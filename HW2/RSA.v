==> flow/design.v <==
module RSA (
    input           clk,
    input           rst_n,
    input           i_valid,
    output          ack,
    input   [15:0]  Mi,
    output          o_valid,
    output  [15:0]  Mo
);
parameter S_IDLE    = 3'd0;
parameter S_DELAY   = 3'd1;
parameter S_READ    = 3'd2;
parameter S_MP      = 3'd3;
parameter S_DECRYPT = 3'd4;
parameter S_PROC    = 3'd5;
parameter S_ENCRYPT = 3'd6;
parameter S_DONE    = 3'd7;
parameter N         = 16'd52961;
parameter kd        = 4'd11;
reg         [2:0]       state_r, state_w;
reg         [3:0]       counter;
reg         [7:0]       ke;
reg         [15:0]      t, m;
reg  signed [12:0]      Register;
reg                     set, enc;
reg         [15:0]      mp_in;
wire                    mp_start, mp_fin;
wire        [15:0]      mp_result;
reg                     ma0_start, ma1_start;
wire                    ma0_fin, ma1_fin;
wire        [15:0]      ma0_result, ma1_result;
wire signed [11:0]      add_sub_result;
assign ack = (state_w == S_READ && i_valid);
assign mp_start = (state_w == S_MP && ((state_r == S_READ) || (state_r == S_DELAY && enc)));
assign add_sub_result = (m[12]) ? (Register + m[9:0]) : (Register - m[9:0]);
assign o_valid = (state_r == S_DONE);
assign Mo = m;
Modulo_Product MP (.clk(clk), .rst_n(rst_n), .i_valid(mp_start), .b(mp_in), .o_valid(mp_fin), .result(mp_result));
Montgomery_Algorithm MA0 (.clk(clk), .rst_n(rst_n), .i_valid(ma0_start), .a(m), .b(t), .o_valid(ma0_fin), .result(ma0_result));
Montgomery_Algorithm MA1 (.clk(clk), .rst_n(rst_n), .i_valid(ma1_start), .a(t), .b(t), .o_valid(ma1_fin), .result(ma1_result));
always @(*) begin
    case(state_r)
        S_IDLE:     state_w = S_DELAY;
        S_DELAY:    state_w = (enc) ? S_MP : (i_valid) ? S_READ : S_DELAY;
        S_READ:     state_w = S_MP;
        S_MP:       state_w = (mp_fin) ? (enc) ? S_ENCRYPT : S_DECRYPT : S_MP;
        S_DECRYPT:  state_w = (counter == 4'd3 && ma1_fin) ? S_PROC : S_DECRYPT;
        S_PROC:     state_w = S_DELAY;
        S_ENCRYPT:  state_w = (counter == 4'd7 && ma1_fin) ? S_DONE : S_ENCRYPT;
        S_DONE:     state_w = S_DELAY;
        default:    state_w = state_r;
    endcase
end
always @(posedge clk or negedge rst_n) begin
    if (!rst_n) state_r <= S_IDLE;
    else state_r <= state_w;
end
always@ (posedge clk or negedge rst_n) begin
    if (!rst_n) begin
        m <= 16'd0;
        t <= 16'd0;
    end
    else if (state_w == S_READ && i_valid) begin
        mp_in <= Mi;
        m <= 16'd0;
        t <= 16'd0;
    end
    else if (state_r == S_PROC && state_w == S_DELAY) begin
        mp_in <= Register;
        m <= (enc)? 16'd0 : m;
        t <= (enc)? 16'd0 : t;
    end
    else if (state_r == S_MP && mp_fin) begin
        m <= 16'd1;
        t <= mp_result;
    end
    else if (state_r == S_DECRYPT || state_r == S_ENCRYPT) begin
        m <= (ma0_fin) ? ma0_result : m;
        t <= (ma1_fin) ? ma1_result : t;
    end
    else begin
        m <= m;
        t <= t;
    end
end
always @(posedge clk or negedge rst_n) begin
    if (!rst_n) counter <= 4'd0;
    else if (state_r == S_DECRYPT || state_r == S_ENCRYPT) begin
        counter <= (ma1_fin) ? counter + 1 : counter;
    end
    else if (state_r == S_MP && mp_fin) counter <= 4'd0;
    else counter <= counter;
end
always @(posedge clk or negedge rst_n) begin
    if (!rst_n) begin
        ma0_start <= 0;
        ma1_start <= 0;
    end
    else if (state_r == S_MP && mp_fin) begin
        ma0_start <= (enc) ? ke[0] : kd[0];
        ma1_start <= 1;
    end
    else if (state_r == S_DECRYPT) begin
        ma0_start <= (kd[counter + 1] && ma1_fin && state_w == S_DECRYPT)?  1 : 0;
        ma1_start <= (ma1_fin && state_w == S_DECRYPT)? 1 : 0;
    end
    else if (state_r == S_ENCRYPT) begin
        ma0_start <= (ke[counter + 1] && ma1_fin && state_w == S_ENCRYPT)?  1 : 0;
        ma1_start <= (ma1_fin && state_w == S_ENCRYPT)? 1 : 0;
    end
    else begin
        ma0_start <= 0;
        ma1_start <= 0;
    end
end
always @(posedge clk or negedge rst_n) begin
    if (!rst_n) begin
        Register <= 12'd0;
        set <= 0;
        ke <= 8'd0;
        enc <= 0;
    end
    else if (state_r == S_PROC) begin
        if (set) begin
            Register <= m;
            set <= 0;
            ke <= ke;
            enc <= enc;
        end
        else begin
            case(m[15:10])
                6'b000001: Register <= 12'd0;
                6'b000010: set <= 1;
                6'b000100: Register <= (add_sub_result[11] && !Register[11]) ? 12'h7ff : add_sub_result;
                6'b001000: Register <= (!add_sub_result[11] && Register[11]) ? 12'h800 : add_sub_result;
                6'b010000: ke <= m[7:0];
                6'b100000: enc <= 1;
                default: begin
                    Register <= Register;
                    set <= set;
                    ke <= ke;
                    enc <= enc;
                end
            endcase
        end
    end
    else begin
        Register <= Register;
        set <= set;
        ke <= ke;
        enc <= (state_r == S_DONE) ? 0 : enc;
    end
end
endmodule
module Modulo_Product (
    input           clk,
    input           rst_n,
    input           i_valid,
    input   [15:0]  b,
    output          o_valid,
    output  [15:0]  result
);
parameter S_IDLE    = 2'd0;
parameter S_PROC    = 2'd1;
parameter S_DONE    = 2'd2;
parameter N         = 16'd52961;
reg [2:0] state_r, state_w;
reg [4:0] counter;
reg [15:0] m, t;
assign o_valid = (state_r == S_DONE);
assign result = m;
always @(*) begin
    case(state_r)
        S_IDLE:     state_w = (i_valid) ? S_PROC : S_IDLE;
        S_PROC:     state_w = (counter == 5'd16) ? S_DONE : S_PROC;
        S_DONE:     state_w = S_IDLE;
        default:    state_w = state_r;
    endcase
end
always @(posedge clk or negedge rst_n) begin
    if (!rst_n) state_r <= S_IDLE;
    else state_r <= state_w;
end
always @(posedge clk or negedge rst_n) begin
    if (!rst_n) begin
        m <= 16'd0;
        t <= 16'd0;
        counter <= 5'd0;
    end
    else if (state_r == S_PROC) begin
        if (counter == 5'd16) m <= (m + t >= N) ? m + t - N : m + t;
        else m <= m;
        t <= ({t, 1'b0} >= N) ? {t, 1'b0} - N : {t, 1'b0};
        counter <= counter + 1;
    end
    else begin
        m <= (i_valid) ? 16'd0 : m;
        t <= (i_valid) ? b : t;
        counter <= (i_valid) ? 5'd0 : counter;
    end
end
endmodule
module Montgomery_Algorithm (
    input           clk,
    input           rst_n,
    input           i_valid,
    input   [15:0]  a,
    input   [15:0]  b,
    output          o_valid,
    output  [15:0]  result
);
parameter S_IDLE    = 2'd0;
parameter S_PROC    = 2'd1;
parameter S_DONE    = 2'd2;
parameter N         = 16'd52961;
reg [1:0] state_r, state_w;
reg [3:0] counter;
reg [17:0] m;
wire [17:0] tmp;
assign tmp = m + b;
assign o_valid = (state_r == S_DONE);
assign result = (m >= N) ? m - N : m;
always @(*) begin
    case(state_r)
        S_IDLE:     state_w = (i_valid) ? S_PROC : S_IDLE;
        S_PROC:     state_w = (counter == 4'd15) ? S_DONE : S_PROC;
        S_DONE:     state_w = S_IDLE;
        default:    state_w = state_r;
    endcase
end
always @(posedge clk or negedge rst_n) begin
    if (!rst_n) state_r <= S_IDLE;
    else state_r <= state_w;
end
always @(posedge clk or negedge rst_n) begin
    if (!rst_n) begin
        counter <= 4'd0;
        m <= 18'd0;
    end
    else if (state_r == S_PROC) begin
        if (a[counter]) m <= (tmp[0]) ? (tmp + N) >> 1 : tmp >> 1;
        else m <= (m[0]) ? (m + N) >> 1 : m >> 1;
        counter <= counter + 1;
    end
    else begin
        m <= (i_valid) ? 18'd0 : m;
        counter <= (i_valid) ? 4'd0 : counter;
    end
end
endmodule
== Tool chain data of RSA ==
Tool output for the design above, in the order of the flow.
Line numbers count from 1 in the design file above.
Library cell names are shortened.
The mark n/a stands for no value.
Set-up
  top: RSA
  clock: clk
  library: sky130hd
  timing corner: tt_025C_1v80

== Word level ==
Source: Yosys, flattened and elaborated, memories not mapped. Widths are those after wreduce. Registers that Yosys merges into a memory's read port (data or address) are not register bits. Print and check cells do not count.
Cells by class
  equal/unequal tests: 36
  magnitude comparators: 4
  add/subtract/negate cells: 17
  reductions and logical operators: 45
  shift operators: 4
  bitwise logic cells: 1
  multiplexer cells: 79
Operators with widths (count)
  16-bit two-way mux: 22
  18-bit two-way mux: 6
  18-bit by 16-bit adder with 18-bit output with constant B: 4
  17-bit two-way mux: 4
  16-bit subtractor with constant B: 4
  13-bit parallel mux with 3-bit select: 1
  18-bit by 16-bit adder with 18-bit output: 2
  18-bit by 16-bit greater-or-equal comparator with 1-bit output with constant B: 2
  12-bit two-way mux: 3
  16-bit by 4-bit indexed select with 1-bit output: 2
  4-bit two-way mux: 7
  1-bit two-way mux: 22
  3-bit by 2-bit == test with 1-bit output with constant B: 6
  3-bit == test with constant B: 6
  3-bit parallel mux with 6-bit select: 1
  17-bit by 16-bit greater-or-equal comparator with 1-bit output with constant B: 1
  16-bit adder: 1
  16-bit greater-or-equal comparator with constant B: 1
  4-bit nonzero test: 4
  1-bit logical AND: 15
  13-bit two-way mux: 1
  12-bit by 10-bit adder with 12-bit output: 1
  12-bit by 10-bit subtractor with 12-bit output: 1
  2-bit nonzero test: 6
  3-bit by 1-bit == test with 1-bit output with constant B: 4
  3-bit AND reduction: 4
  2-bit parallel mux with 3-bit select: 2
  2-bit two-way mux: 6
Not listed: further kinds 31, cells in them 47.
Storage and ports
  bits in registers: 168
  input port bits: 19

== Depth ==
Yosys ltp: most cells in a row. Word level: on the elaborated netlist, between registers, memories and ports. Mapped: between sequential cells and ports; inverters and the memories' decode and read muxes count.
Logic depth
  depth after elaboration: 10
  ABC_AREA: 1
  depth in mapped cells: 21

== Netlist ==
The flow's flattened synthesis, as Yosys stat reports it; memories are mapped. The netlist is that of the ABC_AREA named above (0 if unset); the other value can give another one.
The area totals of this step are shown rounded.
Synthesis totals
  cell area after synthesis: 15000 um^2
  cell count: 2269
  mapped flip-flops: 173
  sequential area: 4410 um^2
  buffer cells: 55
Cell types
  dfrtp_1: count 153, area in all 3.83E+03 um^2
  nand2_1: count 661, area in all 2481.13 um^2
  nand3_1: count 233, area in all 1.17E+03 um^2
  inv_1: count 280, area in all 1.05E+03 um^2
  ha_1: count 75, area in all 938.4 um^2
  o21ai_0: count 150, area in all 750.72 um^2
  a21oi_1: count 127, area in all 635.61 um^2
  nor2_1: count 150, area in all 563.04 um^2
  xor2_1: count 57, area in all 499.229 um^2
  edfxtp_1: count 16, area in all 480.461 um^2
  nand4_1: count 41, area in all 256.496 um^2
  o211ai_1: count 25, area in all 187.68 um^2
  o22ai_1: count 26, area in all 162.656 um^2
  nor3_1: count 32, area in all 160.154 um^2
  nand2_2: count 20, area in all 125.12 um^2
  clkbuf_1: count 31, area in all 116.362 um^2
  a31oi_1: count 18, area in all 112.608 um^2
  dfstp_2: count 4, area in all 105.101 um^2
Not listed: further types 46, cells in them 170.

== Worst setup path after synthesis ==
OpenSTA on the mapped netlist: ideal clock, no wires. The path of least setup slack (recovery checks aside). Input and output delay are each 20% of the period. Register names are those of the netlist, which keeps one name where synthesis merged equal registers.
Timing post-synthesis
  path kind: register -> register
  start point: register m[0]
  end point: register Register[10]
  path slack: 1.608 ns
  stages: 21
  delay of the path: 2.802 ns
  path buffers: 0
  setup time: 0.118 ns
  period: 4.41 ns
  time at the first pin: 0.000 ns
  data arrival time: 2.684 ns
  synthesis period reached: 2.802 ns
"delay of the path" is the arrival time less input delay plus setup time.
"stages": output pins that drive a net of the path, with the launching flip-flop's if there is one; two outputs of one cell count as two.
"synthesis period reached" = period - worst setup slack (recovery checks aside). The figure is calculated, with input and output delays left at 20% of the set period.
Between the ends stands the longest chain of elaborated cells between them, by number of cells; it is not shown to be the way that was timed. Of several equally long chains one is given.
A line is the first line of the expression or statement that the cell stems from. Yosys adds cells for indexed reads and writes and turns some case tables into memories.
A register here has more assigning lines than the two given.
Between the ends, post-synthesis
  cell sequence: dfrtp_1 inv_1 ha_1 inv_1 nor2_1 nand3_1 inv_1 a31oi_1 xor2_1 ha_1 nand2_1 nor3_1 nand3_1 nand3_1 inv_1 nand3_1 nand3_1 nand2_1 nand3_2 nand3_1 nand2_1
  cells in the longest elaborated chain: 7
Ends and longest elaborated chain, post-synthesis
  from (decl): RTL line 23  | reg         [15:0]      t, m;
  from (assign): RTL line 70  | m <= (enc)? 16'd0 : m;
  from (assign): RTL line 78  | m <= (ma0_fin) ? ma0_result : m;
  12-bit by 10-bit subtractor with 12-bit output: RTL line 35  | assign add_sub_result = (m[12]) ? (Register + m[9:0]) : (Register - m[9:0]);
  12-bit two-way mux: RTL line 35
  1-bit zero test: RTL line 135  | 6'b001000: Register <= (!add_sub_result[11] && Register[11]) ? 12'h800 : add_sub_result;
  1-bit logical AND: RTL line 135
  12-bit two-way mux: RTL line 135
  13-bit parallel mux with 3-bit select: RTL line 131  | case(m[15:10])
  13-bit two-way mux: RTL line 124  | if (set) begin
  to (assign): RTL line 125  | Register <= m;
  to (assign): RTL line 134  | 6'b000100: Register <= (add_sub_result[11] && !Register[11]) ? 12'h7ff : add_sub_result;
  to (decl): RTL line 24  | reg  signed [12:0]      Register;

== Worst path after layout ==
Path of least setup slack in the final report of job 1 (OpenROAD, finished layout, wires in). Where an end is a register, its clock arrival counts in the times.
Timing post-layout
  path kind: register -> output
  start point: register MP.state_r
  end point: output ack
  path slack: 1.73 ns
  time at the first pin: 0.49 ns
  stages: 8
  data arrival time: 3.29 ns
  path buffers: 1
  external output delay: 1.26 ns
  period: 6.28 ns
Where an end lacks its bit number, it is one bit of the signal, or one of the new flip-flops if synthesis recoded a state register.
Between the ends, post-layout
  cell sequence: dfrtp_1 nand2_2 inv_2 nand2_1 nand3b_1 nand3_1 nor2_4 clkdlybuf4s50_1
Ends and longest elaborated chain, post-layout
  from (decl): RTL line 167  | reg [2:0] state_r, state_w;
  from (assign): RTL line 181  | if (!rst_n) state_r <= S_IDLE;
  from (assign): RTL line 182  | else state_r <= state_w;
  to (decl): RTL line 5  | output          ack,
No chain of elaborated cells between the ends is given.

# Flow runs of RSA

Below are 2 stored runs of the flow (Yosys, OpenROAD; platform sky130hd) on RSA, each with its settings and what was measured, unordered. Constraints: input delay and output delay 20% of the set period each, output load 0.01 pF.
By "achieved clock period" is meant the clock period of the run minus its worst setup slack. This is arithmetic on one report: input and output delays are still those of the set period (20% each).
"worst setup path time": the worst setup path's part of the clock period (all of it between registers, 20% less for each end at a port) less its slack. A launch clock that arrives late makes it longer, a capture clock that arrives late makes it shorter.
"power" is the tool's figure for a default switching activity; nothing was simulated.
The measured numbers are rounded.

Job 1
==> flow/run.sh <==
#!/bin/bash
# the make line also repeats the synthesis and layout settings of config.mk as NAME=value (left out here)
make -C /OpenROAD-flow-scripts/flow DESIGN_CONFIG=/design/flow/config.mk WORK_HOME=/design/flow/orfs CLKGATE_MAP_FILE= finish
==> flow/config.mk <==
export PLATFORM = sky130hd
export DESIGN_NAME = RSA
export DESIGN_NICKNAME = RSA
export VERILOG_FILES = /design/flow/design.v
export SDC_FILE = /design/flow/constraint.sdc
export NUM_CORES = 4
export LEC_CHECK = 0
export ABC_AREA = 1
export CAP_MARGIN = 35
export CORE_ASPECT_RATIO = 0.91
export CORE_MARGIN = 2
export CORE_UTILIZATION = 16
export CTS_CLUSTER_DIAMETER = 26
export CTS_CLUSTER_SIZE = 97
export GPL_ROUTABILITY_DRIVEN = 0
export PLACE_DENSITY_LB_ADDON = 0.04
export SLEW_MARGIN = 20
==> flow/constraint.sdc <==
create_clock -name core_clock -period 6.28 [get_ports {clk}]
set_input_delay 1.2560 -clock core_clock [delete_from_list [all_inputs] [get_ports {clk}]]
set_output_delay 1.2560 -clock core_clock [all_outputs]
set_load 0.01 [all_outputs]

==> results of job 1 <==
chip area after synthesis (Yosys): 15000 um^2
die area: 96000 um^2
standard-cell area of the final layout: 17400 um^2
utilization: 0.188
worst setup slack after layout: 1.73 ns
total negative slack: 0.000 ns
worst hold slack: 0.478 ns
power: 2.64 mW
achieved clock period: 4.547 ns
worst setup path time: 3.29 ns
worst setup path kind: register -> output

Job 2
==> flow/run.sh <==
#!/bin/bash
# the make line also repeats the synthesis and layout settings of config.mk as NAME=value (left out here)
make -C /OpenROAD-flow-scripts/flow DESIGN_CONFIG=/design/flow/config.mk WORK_HOME=/design/flow/orfs CLKGATE_MAP_FILE= finish
==> flow/config.mk <==
export PLATFORM = sky130hd
export DESIGN_NAME = RSA
export DESIGN_NICKNAME = RSA
export VERILOG_FILES = /design/flow/design.v
export SDC_FILE = /design/flow/constraint.sdc
export NUM_CORES = 4
export LEC_CHECK = 0
export CAP_MARGIN = 20
export CELL_PAD_IN_SITES_GLOBAL_PLACEMENT = 0
export CORE_ASPECT_RATIO = 1.93
export CORE_MARGIN = 2
export CORE_UTILIZATION = 45
export CTS_CLUSTER_DIAMETER = 325
export CTS_CLUSTER_SIZE = 57
export MAX_ROUTING_LAYER = met4
export PLACE_DENSITY_LB_ADDON = 0.27
export SETUP_SLACK_MARGIN = 0.63
export SLEW_MARGIN = 20
==> flow/constraint.sdc <==
create_clock -name core_clock -period 2.44 [get_ports {clk}]
set_input_delay 0.4880 -clock core_clock [delete_from_list [all_inputs] [get_ports {clk}]]
set_output_delay 0.4880 -clock core_clock [all_outputs]
set_load 0.01 [all_outputs]

==> results of job 2 <==
chip area after synthesis (Yosys): 13700 um^2
die area: 31900 um^2
standard-cell area of the final layout: 21100 um^2
utilization: 0.706
worst setup slack after layout: -0.894 ns
total negative slack: -31.5 ns
worst hold slack: 0.510 ns
power: 8.54 mW
achieved clock period: 3.334 ns
worst setup path time: 3.33 ns
worst setup path kind: register -> register
